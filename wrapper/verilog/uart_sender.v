==> flow/design.v <==
module uart_sender (
    input  wire       clk,
    input  wire       rst,
    input  wire       send_en,
    input  wire [7:0] send_data,
    output reg        busy,
    output wire       tx
);
    reg        uart_tx_en;
    reg [7:0]  uart_tx_data;
    wire       uart_tx_busy;
    uart_tx #(
        .BIT_RATE(115_200),
        .PAYLOAD_BITS(8),
        .CLK_HZ(50_000_000)
    ) u_tx (
        .clk(clk),
        .resetn(~rst),
        .uart_txd(tx),
        .uart_tx_busy(uart_tx_busy),
        .uart_tx_en(uart_tx_en),
        .uart_tx_data(uart_tx_data)
    );
    always @(posedge clk or posedge rst) begin
        if (rst) begin
            uart_tx_en   <= 1'b0;
            uart_tx_data <= 8'h00;
            busy         <= 1'b0;
        end else begin
            uart_tx_en <= 1'b0;  
            if (send_en && !uart_tx_busy) begin
                uart_tx_data <= send_data;
                uart_tx_en   <= 1'b1;
                busy         <= 1'b1;
            end else if (!uart_tx_busy) begin
                busy <= 1'b0;
            end
        end
    end
endmodule
module uart_tx(
  input  wire clk,
  input  wire resetn,           
  output wire uart_txd,
  output wire uart_tx_busy,
  input  wire uart_tx_en,
  input  wire [PAYLOAD_BITS-1:0] uart_tx_data
);
parameter BIT_RATE=115_200, CLK_HZ=50_000_000, PAYLOAD_BITS=8, STOP_BITS=1;
localparam integer CYCLES_PER_BIT = CLK_HZ / BIT_RATE;
localparam integer COUNT_W  = 1 + $clog2(CYCLES_PER_BIT);
localparam integer BITCNT_W = (PAYLOAD_BITS<=2)?2:1+$clog2(PAYLOAD_BITS);
reg [2:0] state, nstate;
localparam S_IDLE=0,S_START=1,S_SEND=2,S_STOP=3;
reg [COUNT_W-1:0]  cyc;
wire next_bit = (cyc==CYCLES_PER_BIT-1);
reg [BITCNT_W-1:0] bitc;
wire payload_last = (bitc==PAYLOAD_BITS-1);
reg [$clog2(STOP_BITS+1)-1:0] stopc;
wire stop_last = (stopc==STOP_BITS-1);
reg [PAYLOAD_BITS-1:0] sh;
reg tx;
assign uart_txd     = tx;
assign uart_tx_busy = (state!=S_IDLE);
always @(*) begin
  case (state)
    S_IDLE : nstate = uart_tx_en            ? S_START : S_IDLE;
    S_START: nstate = next_bit              ? S_SEND  : S_START;
    S_SEND : nstate = (next_bit && payload_last) ? S_STOP  : S_SEND;
    S_STOP : nstate = (next_bit && stop_last)    ? S_IDLE  : S_STOP;
    default: nstate = S_IDLE;
  endcase
end
always @(posedge clk) begin
  if(!resetn) cyc <= 0;
  else if(state==S_START||state==S_SEND||state==S_STOP)
    cyc <= next_bit ? 0 : (cyc+1'b1);
  else cyc <= 0;
end
always @(posedge clk) begin
  if(!resetn) sh <= 0;
  else if(state==S_IDLE && uart_tx_en) sh <= uart_tx_data;
  else if(state==S_SEND && next_bit)   sh <= {1'b0, sh[PAYLOAD_BITS-1:1]};
end
always @(posedge clk) begin
  if(!resetn) bitc <= 0;
  else if(state==S_START && next_bit)             bitc <= 0;
  else if(state==S_SEND && next_bit && !payload_last) bitc <= bitc + 1'b1;
  else if(state==S_SEND && next_bit &&  payload_last) bitc <= 0;
end
always @(posedge clk) begin
  if(!resetn) stopc <= 0;
  else if(state==S_STOP && next_bit && !stop_last) stopc <= stopc + 1'b1;
  else if(state!=S_STOP) stopc <= 0;
end
always @(posedge clk) begin
  if(!resetn) state <= S_IDLE;
  else        state <= nstate;
end
always @(posedge clk) begin
  if(!resetn)               tx <= 1'b1;
  else case (state)
    S_IDLE  : tx <= 1'b1;
    S_START : tx <= 1'b0;
    S_SEND  : tx <= sh[0];
    S_STOP  : tx <= 1'b1;
  endcase
end
endmodule
# ---- Step by step through the tools: uart_sender
# What the tools print for uart_sender, step after step.
# Line numbers count from 1 in the design file above.
# Library cell names are shortened.
# A cell with n/a has no value.
dict set report inputs {
  top {uart_sender}
  clock {clk}
  library {sky130hd}
  corner {tt_025C_1v80}
}

# ---- Word-level counts
# Yosys after proc, flatten, opt, wreduce and memory -nomap, before mapping. Memory bits, and registers merged into a memory's read port (data or address), are not among the register bits. Print and check cells are not counted. Equal cells are merged and count once.
dict set report word_totals {
  register_bits 37
  in_bits 11
  output_inout_bits 2
  word_cells 59
}
dict set report op_classes {
  n_addsub 3
  n_eq 7
  n_mux 15
  bitwise 2
  reduce_and_logical 23
}
# op n
set op_table {}
lappend op_table {{8-bit 2-to-1 mux} 2}
lappend op_table {{3-bit parallel mux with 4-bit select} 1}
lappend op_table {{1-bit logical AND} 10}
lappend op_table {{10-bit by 1-bit adder with 10-bit output (second input constant)} 1}
lappend op_table {{10-bit by 9-bit equality test with 1-bit output (second input constant)} 1}
lappend op_table {{4-bit 2-to-1 mux} 2}
lappend op_table {{1-bit 2-to-1 mux} 7}
lappend op_table {{2-bit nonzero test} 3}
lappend op_table {{3-bit by 2-bit equality test with 1-bit output (second input constant)} 2}
lappend op_table {{3-bit nonzero test} 2}
lappend op_table {{2-bit OR reduction} 2}
lappend op_table {{4-bit by 1-bit adder with 4-bit output (second input constant)} 1}
lappend op_table {{4-bit by 3-bit equality test with 1-bit output (second input constant)} 1}
lappend op_table {{2-bit 2-to-1 mux} 2}
lappend op_table {{3-bit by 1-bit equality test with 1-bit output (second input constant)} 1}
lappend op_table {{3-bit by 2-bit inequality test with 1-bit output (second input constant)} 1}
lappend op_table {{3-bit logical NOT} 1}
lappend op_table {{3-bit OR reduction} 1}
lappend op_table {{1-bit parallel mux with 3-bit select} 1}
lappend op_table {{1-bit logical OR} 2}
lappend op_table {{1-bit NOT} 2}
lappend op_table {{1-bit logical NOT} 2}
lappend op_table {{2-bit inequality test (second input constant)} 1}
lappend op_table {{1-bit adder (second input constant)} 1}

# ---- Depth
# Longest topological path by Yosys (ltp), each cell counted once; first at word level (registers and memories cut), then after technology mapping (sequential cells cut; the memories' decode and read muxes count).
dict set report logic_depth {
  depth_word 5
  ABC_AREA 0
  depth_mapped 7
  ltp_nobuf 6
}

# ---- Mapped cells and area
# Yosys stat after the flow's synthesis: flattened, memories mapped to cells. It holds for the ABC_AREA given above (unset counts as 0); a run with the other value may have another netlist.
# The area totals of this step are shown rounded.
# cell n type_area_um2
set types {}
lappend types {dfxtp_1 26 520.499}
lappend types {dfrtp_1 10 250.24}
lappend types {ha_1 9 112.608}
lappend types {mux2_2 9 101.347}
lappend types {mux2i_1 8 80.077}
lappend types {a21oi_1 15 75.072}
lappend types {xnor2_1 7 61.309}
lappend types {o21ai_0 12 60.058}
lappend types {nor2_1 14 52.55}
lappend types {inv_1 7 26.275}
lappend types {nand2_1 7 26.275}
lappend types {nand3_1 5 25.024}
lappend types {nand4bb_1 2 22.522}
lappend types {nor3_1 4 20.019}
lappend types {nor2b_1 3 18.768}
lappend types {clkbuf_1 4 15.014}
lappend types {or3_2 2 15.014}
lappend types {or4_1 2 15.014}
# Other cell types: 11; their cells: 12.
dict set report synth_totals {
  stdcells 158
  area_um2 1593
  sequential_area_um2 770.7
  ff_cells 36
  n_buf 5
}
# By module: a second synthesis without flattening, with its own total; a netlist apart from the flattened one above.
dict set report unflattened {
  cells_unflattened 182
  area_unflattened_um2 1729
}
# Each row is one instance without its submodules.
# module instances n_cells area_um2 mod_seq_area_um2
set by_module {}
lappend by_module {uart_tx 1 160 1330 520.5}
lappend by_module {uart_sender 1 22 399.1 250.2}

# ---- Timing after synthesis
# Source: OpenSTA report_checks on the synthesized netlist (no wires, ideal clock, input and output delay 20% of the period each), path of least setup slack; recovery checks are left aside. Register names are those of the netlist, which keeps one name where synthesis merged equal registers.
dict set report synth_path {
  kind {register to register}
  from {reg u_tx.cyc[0]}
  to {reg u_tx.bitc[3]}
  period_ns 2.49
  setup_ns 0.070
  launch_ns 0.000
  arrival_ns 1.920
  required_ns 2.420
  setup_slack_ns 0.499
  path_delay_ns 1.990
  driving_pins 6
  n_path_buf 0
  synth_period_reached_ns 1.991
}
# "path_delay_ns" = arrival - input delay + setup time.
# "driving_pins" counts driving pins, that of a launching flip-flop among them; a cell with two outputs on the path counts twice.
# "synth_period_reached_ns" is the clock period less the worst setup slack; recovery checks do not enter. This is arithmetic on one report: input and output delays are still those of the set period (20% each).
# The rows between start and end are the longest chain of elaborated cells between them; the timing report does not say that the signal goes this way. Where chains are equally long, one stands for them.
# Each line given opens the expression or statement behind the cell; cells for indexed reads and writes are added by Yosys, which also makes memories of some case tables.
# A register here has more assigning lines than the two given.
dict set report synth_via {
  path_cell_list {dfxtp_1 -> ha_1 -> or3b_4 -> or4_4 -> or4_1 -> a21oi_1}
  elab_chain_cells 5
  cells_between 9
  cone_classes {eq/ne (1); mux (2); reduce/logical (6)}
}
# item line
set synth_lines {}
lappend synth_lines {{from (decl)} 55} ;# reg [COUNT_W-1:0]  cyc;
lappend synth_lines {{from (assign)} 75} ;# if(!resetn) cyc <= 0;
lappend synth_lines {{from (assign)} 77} ;# cyc <= next_bit ? 0 : (cyc+1'b1);
lappend synth_lines {{10-bit by 9-bit equality test with 1-bit output} 56} ;# wire next_bit = (cyc==CYCLES_PER_BIT-1);
lappend synth_lines {{1-bit logical AND (2 in a row)} 89} ;# else if(state==S_SEND && next_bit &&  payload_last) bitc <= 0;
lappend synth_lines {{4-bit 2-to-1 mux} 89}
lappend synth_lines {{4-bit 2-to-1 mux} 88} ;# else if(state==S_SEND && next_bit && !payload_last) bitc <= bitc + 1'b1;
lappend synth_lines {{to (assign)} 87} ;# else if(state==S_START && next_bit)             bitc <= 0;
lappend synth_lines {{to (assign)} 88}
lappend synth_lines {{to (decl)} 57} ;# reg [BITCNT_W-1:0] bitc;

# ---- Timing after layout
# Path of least setup slack in the final report of job 1 (OpenROAD, finished layout, wires in). Where an end is a register, its clock arrival counts in the times.
dict set report layout_path {
  kind {register to register}
  from {reg u_tx.cyc[1]}
  to {reg u_tx.bitc[0]}
  period_ns 2.07
  setup_ns 0.07
  launch_ns 0.28
  arrival_ns 2.21
  required_ns 2.28
  setup_slack_ns 0.07
  driving_pins 7
  n_path_buf 0
}
# The rows between start and end are the longest chain of elaborated cells between them; the timing report does not say that the signal goes this way. Where chains are equally long, one stands for them.
# A register here has more assigning lines than the two given.
dict set report layout_via {
  path_cell_list {dfxtp_2 -> inv_1 -> ha_1 -> or3b_4 -> or4_4 -> or4_4 -> a21oi_2}
  elab_chain_cells 5
  cells_between 9
  cone_classes {eq/ne (1); mux (2); reduce/logical (6)}
}
# item line
set layout_lines {}
lappend layout_lines {{from (decl)} 55} ;# reg [COUNT_W-1:0]  cyc;
lappend layout_lines {{from (assign)} 75} ;# if(!resetn) cyc <= 0;
lappend layout_lines {{from (assign)} 77} ;# cyc <= next_bit ? 0 : (cyc+1'b1);
lappend layout_lines {{10-bit by 9-bit equality test with 1-bit output} 56} ;# wire next_bit = (cyc==CYCLES_PER_BIT-1);
lappend layout_lines {{1-bit logical AND (2 in a row)} 89} ;# else if(state==S_SEND && next_bit &&  payload_last) bitc <= 0;
lappend layout_lines {{4-bit 2-to-1 mux} 89}
lappend layout_lines {{4-bit 2-to-1 mux} 88} ;# else if(state==S_SEND && next_bit && !payload_last) bitc <= bitc + 1'b1;
lappend layout_lines {{to (assign)} 87} ;# else if(state==S_START && next_bit)             bitc <= 0;
lappend layout_lines {{to (assign)} 88}
lappend layout_lines {{to (decl)} 57} ;# reg [BITCNT_W-1:0] bitc;

Measured results for uart_sender: 2 stored runs of the Yosys and OpenROAD flow on sky130hd. The settings differ; the order carries no meaning. The constraints put input and output delay at 20% of the set period each and load the outputs with 0.01 pF.
"period_less_ws_ns" means the clock period less the worst setup slack. The figure is calculated, with input and output delays left at 20% of the set period.
"worst_path_time_ns" = time allowed to the worst setup path (clock period - input delay - output delay, where it has them) - its slack; a late launch clock adds to it, a late capture clock takes from it.
"total_power_mw" rests on the timing tool's default activity at the inputs, not on a simulated workload.
The results are shown rounded.

[flow] job 1: files
==> flow/run.sh <==
#!/bin/bash
# the make line also repeats the synthesis and layout settings of config.mk as NAME=value (left out here)
make -C /OpenROAD-flow-scripts/flow DESIGN_CONFIG=/design/flow/config.mk WORK_HOME=/design/flow/orfs CLKGATE_MAP_FILE= finish
==> flow/config.mk <==
export PLATFORM = sky130hd
export DESIGN_NAME = uart_sender
export DESIGN_NICKNAME = uart_sender
export VERILOG_FILES = /design/flow/design.v
export SDC_FILE = /design/flow/constraint.sdc
export NUM_CORES = 4
export LEC_CHECK = 0
export CAP_MARGIN = 20
export CORE_MARGIN = 2
export CORE_UTILIZATION = 40
export SETUP_SLACK_MARGIN = 0.11
export SLEW_MARGIN = 20
==> flow/constraint.sdc <==
create_clock -name core_clock -period 2.07 [get_ports {clk}]
set_input_delay 0.4140 -clock core_clock [delete_from_list [all_inputs] [get_ports {clk}]]
set_output_delay 0.4140 -clock core_clock [all_outputs]
set_load 0.01 [all_outputs]

[flow] job 1: metrics
[metrics] total_power_mw = 1.472
[metrics] worst_path_time_ns = 2.00
[metrics] worstPathKind = register to register
[metrics] period_less_ws_ns = 1.996
[metrics] stdcell_area_um2 = 1923
[metrics] worst_hold_slack_ns = 0.462
[metrics] timing.setup.ws_ns = 0.074
[metrics] yosys_chip_area_um2 = 1593
[metrics] final_util_frac = 0.514
[metrics] total_negative_slack_ns = 0.000
[metrics] dieArea_um2 = 4502

[flow] job 2: files
==> flow/run.sh <==
#!/bin/bash
# the make line also repeats the synthesis and layout settings of config.mk as NAME=value (left out here)
make -C /OpenROAD-flow-scripts/flow DESIGN_CONFIG=/design/flow/config.mk WORK_HOME=/design/flow/orfs CLKGATE_MAP_FILE= finish
==> flow/config.mk <==
export PLATFORM = sky130hd
export DESIGN_NAME = uart_sender
export DESIGN_NICKNAME = uart_sender
export VERILOG_FILES = /design/flow/design.v
export SDC_FILE = /design/flow/constraint.sdc
export NUM_CORES = 4
export LEC_CHECK = 0
export ABC_AREA = 0
export CAP_MARGIN = 20
export CORE_MARGIN = 2
export CORE_UTILIZATION = 22
export CTS_CLUSTER_SIZE = 48
export GPL_ROUTABILITY_DRIVEN = 1
export MAX_ROUTING_LAYER = met4
export MIN_ROUTING_LAYER = met2
export PLACE_DENSITY_LB_ADDON = 0.03
export SETUP_SLACK_MARGIN = 0.38
export SLEW_MARGIN = 20
export TNS_END_PERCENT = 35
==> flow/constraint.sdc <==
create_clock -name core_clock -period 2.25 [get_ports {clk}]
set_input_delay 0.4500 -clock core_clock [delete_from_list [all_inputs] [get_ports {clk}]]
set_output_delay 0.4500 -clock core_clock [all_outputs]
set_load 0.01 [all_outputs]

[flow] job 2: metrics
[metrics] total_power_mw = 1.462
[metrics] worst_path_time_ns = 1.97
[metrics] worstPathKind = register to register
[metrics] period_less_ws_ns = 1.970
[metrics] stdcell_area_um2 = 2036
[metrics] worst_hold_slack_ns = 0.440
[metrics] timing.setup.ws_ns = 0.280
[metrics] yosys_chip_area_um2 = 1593
[metrics] final_util_frac = 0.285
[metrics] total_negative_slack_ns = 0.000
[metrics] dieArea_um2 = 7936
